==> flow/design.v <==
module Registers (
        input wire clock, issue,
        input wire [4:0]  A_address,
                          B_address,
                          dest,
        input wire [31:0] In_data,
        input wire [5:0]  In_source,
                          RS_calculating_value,
        input wire write,
        output reg [31:0] A_out,
                          B_out,
        output reg A_invalid,
                   B_invalid
    );
    parameter not_redirected = 0;
    parameter true           = 1'b1;
    parameter false          = 1'b0;
    parameter num_of_regs    = 32;
    reg [31:0] reg_file    [31:0];
    reg  [5:0] redirection [31:0];
    integer i;
    initial begin
        for(i = 0; i < num_of_regs; i = i + 1) begin
                reg_file[i] = i;
                redirection[i] = not_redirected;
        end
    end
    always @ (negedge clock) begin
        if (issue) begin
            if (redirection[A_address] == not_redirected) begin
                A_out = reg_file[A_address];
                A_invalid = false;
            end
            else begin
                A_out = redirection[A_address];
                A_invalid = true;
            end
            if (redirection[B_address] == not_redirected) begin
                B_out = reg_file[B_address];
                B_invalid = false;
            end
            else begin
                B_out = redirection[B_address];
                B_invalid = true;
            end
            redirection[dest] = RS_calculating_value;
        end
    end
    always @ (posedge clock) begin
        if (write) begin
            for (i = 0; i < num_of_regs; i = i + 1) begin
                if (redirection[i] == In_source) begin
                    redirection[i] = not_redirected;
                    reg_file[i] = In_data;
                end
            end
        end
    end
endmodule
## Tool chain data of Registers

The steps from the RTL of Registers to its reports follow in flow order.
Line numbers count from 1 in the design file above.
Operators: Yosys type, input widths -> output width; for muxes data width and select width s.
Library cell names are shortened.
A cell with - has no value.

| inputs | value |
|---|---|
| top | Registers |
| clock port | clock |
| standard-cell library | sky130hd |
| library corner | tt_025C_1v80 |

## Word level

Yosys after proc, flatten, opt, wreduce and memory -nomap, before mapping. Print and check cells are not counted.

| word-level totals | value |
|---|---|
| bits in registers | 1090 |
| bits of input ports | 62 |
| output and inout bits | 66 |
| word-level cells | 118 |

| operators by class | value |
|---|---|
| eq/ne operators | 62 |
| mux-type cells | 10 |
| reduce/logical cells | 8 |

Operators with widths:

| cell | number |
|---|---|
| $pmux 32 s32 | 2 |
| $eq 5x5->1 const B | 32 |
| $eq 5x4->1 const B | 16 |
| $reduce_or 32->1 | 2 |
| $eq 5x3->1 const B | 8 |
| $mux 6 | 6 |
| $eq 5x2->1 const B | 4 |
| $logic_not 6->1 | 3 |
| $eq 5x1->1 const B | 2 |
| $logic_not 5->1 | 2 |
| $reduce_and 2->1 | 1 |
| $mux 1 | 2 |

## Longest topological paths

Longest topological path by Yosys (ltp), each cell counted once; first at word level (registers and memories cut), then after technology mapping (sequential cells cut; the memories' decode and read muxes count).

| depth | value |
|---|---|
| depth after elaboration | 6 |
| ABC_AREA | 1 |
| gate-level depth with buffers | 3 |
| mapped depth without buffers | 3 |

## Mapped cells and area

The flow's flattened synthesis, as Yosys stat reports it; memories are mapped. The netlist is that of the ABC_AREA named above (0 if unset); the other value can give another one.
Totals and module areas in this step are rounded.

| synthesis totals | value |
|---|---|
| mapped cells | 190 |
| mapped area | 3390 sq um |
| sequential part of the area | 3030 sq um |
| flip-flop cells | 101 |
| buffers | 56 |

Cells by type:

| type | number | total area (sq um) |
|---|---|---|
| edfxtp_1 | 101 | 3.03E+03 |
| clkbuf_1 | 54 | 202.694 |
| o21ai_0 | 10 | 50.048 |
| nand2_1 | 12 | 45.043 |
| inv_1 | 6 | 22.522 |
| buf_4 | 2 | 15.014 |
| nor2_1 | 4 | 15.014 |
| conb_1 | 1 | 3.754 |

Memo
Re: implementation data of Registers

Record of 2 stored runs of the RTL-to-layout flow on Registers, platform sky130hd. The runs are unordered. Constraints: input delay and output delay 20% of the set period each, output load 0.01 pF.
"total power of the final layout": no workload was simulated; the value follows from the tool's default switching activity.
The measured numbers are rounded.

#### Flow run A

| setting | value |
|---|---|
| period_ns | `2.51` |
| CORE_UTILIZATION | `37` |
| SETUP_SLACK_MARGIN | `0.37` |
| CELL_PAD_IN_SITES_GLOBAL_PLACEMENT | `1` |
| TNS_END_PERCENT | `25` |
| ABC_AREA | `1` |
| CTS_CLUSTER_SIZE | `46` |
| CAP_MARGIN | `35` |
| CORE_MARGIN | `2` |
| SLEW_MARGIN | `20` |

| result | value |
|---|---|
| total die area | 9940 sq um |
| utilization | 52.5% |
| summed negative setup slack | -8770 ps |
| total power of the final layout | 3.45 mW |
| standard-cell area after layout | 4630 sq um |
| worst-case hold slack | 687 ps |
| worst setup slack after layout | -166 ps |
| synthesized cell area | 3390 sq um |

#### Flow run B

| setting | value |
|---|---|
| period_ns | `4.12` |
| CORE_UTILIZATION | `17` |
| SETUP_SLACK_MARGIN | `0.29` |
| CORE_ASPECT_RATIO | `0.77` |
| CELL_PAD_IN_SITES_GLOBAL_PLACEMENT | `0` |
| CELL_PAD_IN_SITES_DETAIL_PLACEMENT | `0` |
| ABC_AREA | `0` |
| GPL_ROUTABILITY_DRIVEN | `1` |
| CTS_CLUSTER_DIAMETER | `213` |
| SLEW_MARGIN | `25` |
| CAP_MARGIN | `20` |
| CORE_MARGIN | `2` |

| result | value |
|---|---|
| total die area | 21100 sq um |
| utilization | 24.9% |
| summed negative setup slack | 0 ps |
| total power of the final layout | 2.34 mW |
| standard-cell area after layout | 4900 sq um |
| worst-case hold slack | 1030 ps |
| worst setup slack after layout | 308 ps |
| synthesized cell area | 3390 sq um |
